==> flow/design.v <==
module sha1_core (
  input               clk,
  input               rst_n,
  input               din_vld,  
  input       [31:0]  din,  
  input               use_prec_cv,  
  output  reg         busy,
  output  reg         dout_vld,  
  output      [159:0] dout  
  );
localparam  [31:0]  H0_INIT = 32'h67452301,
                    H1_INIT = 32'hefcdab89,
                    H2_INIT = 32'h98badcfe,
                    H3_INIT = 32'h10325476,
                    H4_INIT = 32'hc3d2e1f0;
reg       din_vld_d;
reg [6:0] cnt_w;
reg       w_busy;
reg [1:0] stage_cal;  
reg   [31:0]  w_reg [0:15];
wire  [31:0]  w_nxt_xor;
wire  [31:0]  w_nxt;
assign  w_nxt_xor = w_reg[13] ^ w_reg[8] ^ w_reg[2] ^ w_reg[0];
assign  w_nxt     = {w_nxt_xor[30:0], w_nxt_xor[31]};  
always @(posedge clk or negedge rst_n) begin
  if(~rst_n)
    cnt_w <=  'd0;
  else if(w_busy || din_vld) begin  
    if(cnt_w=='d79)
      cnt_w <=  'd0;
    else
      cnt_w <=  cnt_w + 1'b1;
  end
end
always @(posedge clk or negedge rst_n) begin
  if(~rst_n)
    w_busy  <=  1'b0;
  else if(din_vld)
    w_busy  <=  1'b1;
  else if(cnt_w=='d79)
    w_busy  <=  1'b0;
end
generate
  genvar  i;
  for(i=0; i<=15; i=i+1) begin: gen_w_reg
    always @(posedge clk) begin 
      if(i==15) begin
        if(din_vld)
          w_reg[i]  <=  din;
        else if(w_busy)
          w_reg[i]  <=  w_nxt;
      end else begin
          w_reg[i]  <=  w_reg[i+1];
      end
    end
  end
endgenerate
reg           a_e_busy;
reg           a_e_busy_d;
reg   [31:0]  h0, h1, h2, h3, h4;
reg   [31:0]  a_reg;
reg   [31:0]  b_reg;
reg   [31:0]  c_reg;
reg   [31:0]  d_reg;
reg   [31:0]  e_reg;
reg   [31:0]  f_temp;
reg   [31:0]  k_temp;
wire  [31:0]  a_nxt;
assign  a_nxt = {a_reg[26:0], a_reg[31:27]} + f_temp + e_reg + w_reg[15] + k_temp;
assign  dout  = {h0, h1, h2, h3, h4};
always @(posedge clk or negedge rst_n) begin
  if(~rst_n)
    din_vld_d <=  1'b0;
  else
    din_vld_d <=  din_vld;
end
always @(posedge clk or negedge rst_n) begin
  if(~rst_n)
    stage_cal <=  'd0;
  else if(din_vld && ~din_vld_d)  
    stage_cal <=  'd0;
  else if((cnt_w=='d20) || (cnt_w=='d40) || (cnt_w=='d60))
    stage_cal <=  stage_cal + 1'b1;
end
always @(*) begin
  case(stage_cal)
    2'd0: begin
      k_temp  = 32'h5A827999;
      f_temp  = (b_reg & c_reg) | ((~b_reg) & d_reg);
    end
    2'd1: begin
      k_temp  = 32'h6ED9EBA1;
      f_temp  = b_reg ^ c_reg ^ d_reg;
    end
    2'd2: begin
      k_temp  = 32'h8F1BBCDC;
      f_temp  = (b_reg & c_reg) | (b_reg & d_reg) | (c_reg & d_reg);
    end
    2'd3: begin
      k_temp  = 32'hCA62C1D6;
      f_temp  = b_reg ^ c_reg ^ d_reg;
    end
  endcase
end
always @(posedge clk or negedge rst_n) begin
  if(~rst_n) begin
    a_reg <=  H0_INIT;
    b_reg <=  H1_INIT;
    c_reg <=  H2_INIT;
    d_reg <=  H3_INIT;
    e_reg <=  H4_INIT;
  end else if(din_vld && (~din_vld_d)) begin  
    if(use_prec_cv) begin
      a_reg <=  h0;
      b_reg <=  h1;
      c_reg <=  h2;
      d_reg <=  h3;
      e_reg <=  h4;
    end else begin
      a_reg <=  H0_INIT;
      b_reg <=  H1_INIT;
      c_reg <=  H2_INIT;
      d_reg <=  H3_INIT;
      e_reg <=  H4_INIT;
    end
  end else if(a_e_busy) begin
    a_reg <=  a_nxt;
    b_reg <=  a_reg;
    c_reg <=  {b_reg[1:0], b_reg[31:2]};  
    d_reg <=  c_reg;
    e_reg <=  d_reg;
  end
end
always @(posedge clk or negedge rst_n) begin
  if(~rst_n) begin
    a_e_busy    <=  1'b0;
    a_e_busy_d  <=  1'b0;
  end else begin
    a_e_busy    <=  w_busy | din_vld;
    a_e_busy_d  <=  a_e_busy;
  end
end
always @(posedge clk or negedge rst_n) begin
  if(~rst_n) begin
    h0  <=  H0_INIT;
    h1  <=  H1_INIT;
    h2  <=  H2_INIT;
    h3  <=  H3_INIT;
    h4  <=  H4_INIT;
  end else if(din_vld && (!din_vld_d)) begin  
    if(~use_prec_cv) begin
      h0  <=  H0_INIT;
      h1  <=  H1_INIT;
      h2  <=  H2_INIT;
      h3  <=  H3_INIT;
      h4  <=  H4_INIT;
    end
  end else if((!a_e_busy) && a_e_busy_d) begin  
      h0  <=  h0 + a_reg;
      h1  <=  h1 + b_reg;
      h2  <=  h2 + c_reg;
      h3  <=  h3 + d_reg;
      h4  <=  h4 + e_reg;
  end
end
always @(posedge clk or negedge rst_n) begin
  if(~rst_n)
    dout_vld  <=  1'b0;
  else if((!a_e_busy) && a_e_busy_d)  
    dout_vld  <=  1'b1;
  else
    dout_vld  <=  1'b0;
end
always @(posedge clk or negedge rst_n) begin
  if(~rst_n)
    busy  <=  1'b0;
  else if(din_vld && (!din_vld_d))  
    busy  <=  1'b1;
  else if((!a_e_busy) && a_e_busy_d)  
    busy  <=  1'b0;
end
endmodule
# [Tool chain data of sha1_core]
# Tool output for the design above, in the order of the flow.
# Line numbers count from 1 in the design file above.
# Operators carry their Yosys type and port widths (W data, S select, Z words).
# Library cell names are shortened.
# Not given: -
[design] design="sha1_core" clock_port="clk" cell_library="sky130hd" pvt_corner="tt_025C_1v80"

# [Word level]
# Yosys after proc, flatten, opt, wreduce and memory -nomap, before mapping. Print and check cells are not counted. Equal cells are merged and count once.
[classes] add_sub_neg=11 eq_ne=7 mux=37 logic=15 reduce_and_logical=15
[op_table] operator="$mux W32" n=27
[op_table] operator="$add A32 B32 Y32" n=9
[op_table] operator="$xor A32 B32 Y32" n=5
[op_table] operator="$and A32 B32 Y32" n=4
[op_table] operator="$pmux W32 S4" n=1
[op_table] operator="$or A32 B32 Y32" n=3
[op_table] operator="$pmux W32 S3" n=1
[op_table] operator="$not A32 Y32" n=1
[op_table] operator="$eq A7 B6 Y1 const B" n=2
[op_table] operator="$reduce_bool A2 Y1" n=5
[op_table] operator="$add A7 B1 Y7 const B" n=1
[op_table] operator="$eq A7 B5 Y1 const B" n=1
[op_table] operator="$eq A7 B7 Y1 const B" n=1
[op_table] operator="$mux W7" n=1
[op_table] operator="$mux W1" n=5
[op_table] operator="$eq A2 B2 Y1 const B" n=2
[op_table] operator="$mux W2" n=2
[op_table] operator="$logic_and A1 B1 Y1" n=3
[op_table] operator="$logic_or A1 B1 Y1" n=3
[op_table] operator="$logic_not A1 Y1" n=2
[op_table] operator="$add A2 B1 Y2 const B" n=1
[op_table] operator="$eq A2 B1 Y1 const B" n=1
[op_table] operator="$logic_not A2 Y1" n=1
[op_table] operator="$reduce_or A2 Y1" n=1
[op_table] operator="$or A1 B1 Y1" n=1
[op_table] operator="$not A1 Y1" n=1
[bits] register_bits=847 inputBits=36 wordCells=119

# [Longest topological paths]
# Yosys ltp: most cells in a row. Word level: on the elaborated netlist, between registers, memories and ports. Mapped: between sequential cells and ports; inverters and the memories' decode and read muxes count.
[depth] word_depth=10 ABC_AREA=0 depth_mapped=27 mapped_depth_nobuf=26

# [After synthesis]
# Source: synth_stat.txt of the flow (Yosys; design flattened, memories mapped). It holds for the ABC_AREA given above (unset counts as 0); a run with the other value may have another netlist.
[mapped] mapped_cells=3562 yosys_area_um2=38464.4 seqArea_um2=19153.4 flip_flops=847 buffers=133
[types] type="dfxtp_1" n=480
[types] type="dfrtp_1" n=175
[types] type="dfstp_2" n=160
[types] type="fa_1" n=125
[types] type="ha_1" n=199
[types] type="xnor2_1" n=192
[types] type="a21oi_1" n=310
[types] type="mux2i_1" n=151
[types] type="o21ai_0" n=268
[types] type="inv_1" n=260
[types] type="edfxtp_1" n=32
[types] type="a21o_1" n=94
[types] type="nand2_1" n=181
[types] type="xor2_1" n=72
[types] type="nor3b_1" n=81
[types] type="nand3_1" n=103
[types] type="nor2_1" n=137
[types] type="clkbuf_1" n=113
# Other cell types: 58; their cells: 429.

# [Worst setup path after synthesis]
# OpenSTA on the mapped netlist: ideal clock, no wires. The path of least setup slack (recovery checks aside). Input and output delay are each 20% of the period. Register names are those of the netlist, which keeps one name where synthesis merged equal registers.
[synth_timing] kind="reg2reg" start="register stage_cal[0]" end="register a_reg[16]" tclk_ps=5600 t_first_pin_ps=0 arrival_ps=5608 required_ps=5527 slack_ps=-81 path_delay_ps=5681 stages=26 n_path_buf=2 period_less_setup_slack_ps=5681
# "path_delay_ps" is the arrival time less input delay plus setup time.
# "stages": output pins that drive a net of the path, with the launching flip-flop's if there is one; two outputs of one cell count as two.
# "period_less_setup_slack_ps" is the clock period less the worst setup slack; recovery checks do not enter. This is arithmetic on one report: input and output delays are still those of the set period (20% each).
# The rows between start and end are the longest chain of elaborated cells between them; the timing report does not say that the signal goes this way. Where chains are equally long, one stands for them.
# Each line given opens the expression or statement behind the cell; cells for indexed reads and writes are added by Yosys, which also makes memories of some case tables.
# A register here has more assigning lines than the two given.
[synth_between] path_cell_list="dfrtp_1 inv_1 ha_1 clkbuf_1 clkbuf_1 a221o_1 o21ai_0 fa_1 inv_1 fa_1 inv_1 fa_1 inv_1 ha_1 a21o_1 a21o_1 a2111oi_0 o21bai_1 a21oi_1 o21bai_1 a21o_1 a21o_1 a221oi_1 xnor2_1 mux2i_1 a21oi_1" elab_chain_cells=9
[synth_rtl] item="from (decl)" line=19 source="reg [1:0] stage_cal;"
[synth_rtl] item="from (assign)" line=79 source="stage_cal <=  'd0;"
[synth_rtl] item="from (assign)" line=83 source="stage_cal <=  stage_cal + 1'b1;"
[synth_rtl] item="$eq A2 B2 Y1" line=86 source="case(stage_cal)"
[synth_rtl] item="$reduce_or A2 Y1"
[synth_rtl] item="$pmux W32 S3" line=86
[synth_rtl] item="$add A32 B32 Y32 x4" line=69 source="assign  a_nxt = {a_reg[26:0], a_reg[31:27]} + f_temp + e_reg + w_reg[15] + k_temp;"
[synth_rtl] item="$mux W32" line=126 source="end else if(a_e_busy) begin"
[synth_rtl] item="$mux W32" line=112 source="end else if(din_vld && (~din_vld_d)) begin"
[synth_rtl] item="to (assign)" line=114 source="a_reg <=  h0;"
[synth_rtl] item="to (assign)" line=127 source="a_reg <=  a_nxt;"
[synth_rtl] item="to (decl)" line=61 source="reg   [31:0]  a_reg;"

# [Timing after layout]
# From the final timing report of flow run A: the path of least setup slack in the routed layout; clock arrival at registers is part of the times.
# The report prints the path's times to 10 ps; the period is as set.
[layout_timing] kind="reg2reg" start="register stage_cal[0]" end="register a_reg[29]" tclk_ps=8700 t_first_pin_ps=660 arrival_ps=7110 required_ps=9270 slack_ps=2160 stages=21 n_path_buf=1
# The rows between start and end are the longest chain of elaborated cells between them; the timing report does not say that the signal goes this way. Where chains are equally long, one stands for them.
# A register here has more assigning lines than the two given.
[layout_between] path_cell_list="dfrtp_1 inv_1 ha_1 inv_1 o21ai_0 fa_1 fa_1 fa_1 inv_1 ha_1 a2111oi_0 a211o_1 a311oi_1 buf_4 a211oi_1 o21ai_1 a211o_1 a21oi_1 xnor2_1 a21oi_1 a31oi_1" elab_chain_cells=9
[layout_rtl] item="from (decl)" line=19 source="reg [1:0] stage_cal;"
[layout_rtl] item="from (assign)" line=79 source="stage_cal <=  'd0;"
[layout_rtl] item="from (assign)" line=83 source="stage_cal <=  stage_cal + 1'b1;"
[layout_rtl] item="$eq A2 B2 Y1" line=86 source="case(stage_cal)"
[layout_rtl] item="$reduce_or A2 Y1"
[layout_rtl] item="$pmux W32 S3" line=86
[layout_rtl] item="$add A32 B32 Y32 x4" line=69 source="assign  a_nxt = {a_reg[26:0], a_reg[31:27]} + f_temp + e_reg + w_reg[15] + k_temp;"
[layout_rtl] item="$mux W32" line=126 source="end else if(a_e_busy) begin"
[layout_rtl] item="$mux W32" line=112 source="end else if(din_vld && (~din_vld_d)) begin"
[layout_rtl] item="to (assign)" line=114 source="a_reg <=  h0;"
[layout_rtl] item="to (assign)" line=127 source="a_reg <=  a_nxt;"
[layout_rtl] item="to (decl)" line=61 source="reg   [31:0]  a_reg;"

Ticket comment

Stored flow runs of sha1_core (2 of them; Yosys, OpenROAD, sky130hd). They differ in their settings and are not a sequence. Constraints: input delay and output delay 20% of the set period each, output load 0.01 pF.
"achieved clock period" = clock period - worst setup slack. The figure is calculated, with input and output delays left at 20% of the set period.
"worst setup path time" is the time allowed to the run's worst setup path (the clock period less input and output delay, where it has them) less its slack. Clock arrival times count: a late capture clock shortens it, a late launch clock lengthens it.
"worst setup path time" is given in steps of 10 ps.
[flow run A] settings: period_ns=8.7, CAP_MARGIN=20, CORE_MARGIN=2, CORE_UTILIZATION=40, SLEW_MARGIN=20
[flow run A] result: chip area after synthesis (Yosys) 38464.4 um^2, die area 98658.8 um^2, standard-cell area of the final layout 44804.2 um^2, utilization 0.471, worst setup slack after layout 2161 ps, total negative slack 0 ps, achieved clock period 6539 ps, worst setup path time 6540 ps, worst setup path kind reg2reg
[flow run B] settings: period_ns=4.55, CORE_UTILIZATION=24, SETUP_SLACK_MARGIN=0.37, PLACE_DENSITY_LB_ADDON=0.02, CELL_PAD_IN_SITES_DETAIL_PLACEMENT=1, TNS_END_PERCENT=70, ABC_AREA=1, GPL_ROUTABILITY_DRIVEN=1, CTS_CLUSTER_DIAMETER=175, MIN_ROUTING_LAYER=met1, CAP_MARGIN=20, CORE_MARGIN=2, SLEW_MARGIN=20
[flow run B] result: chip area after synthesis (Yosys) 43186.4 um^2, die area 183351.0 um^2, standard-cell area of the final layout 55688.4 um^2, utilization 0.312, worst setup slack after layout 4 ps, total negative slack 0 ps, achieved clock period 4546 ps, worst setup path time 4550 ps, worst setup path kind reg2reg
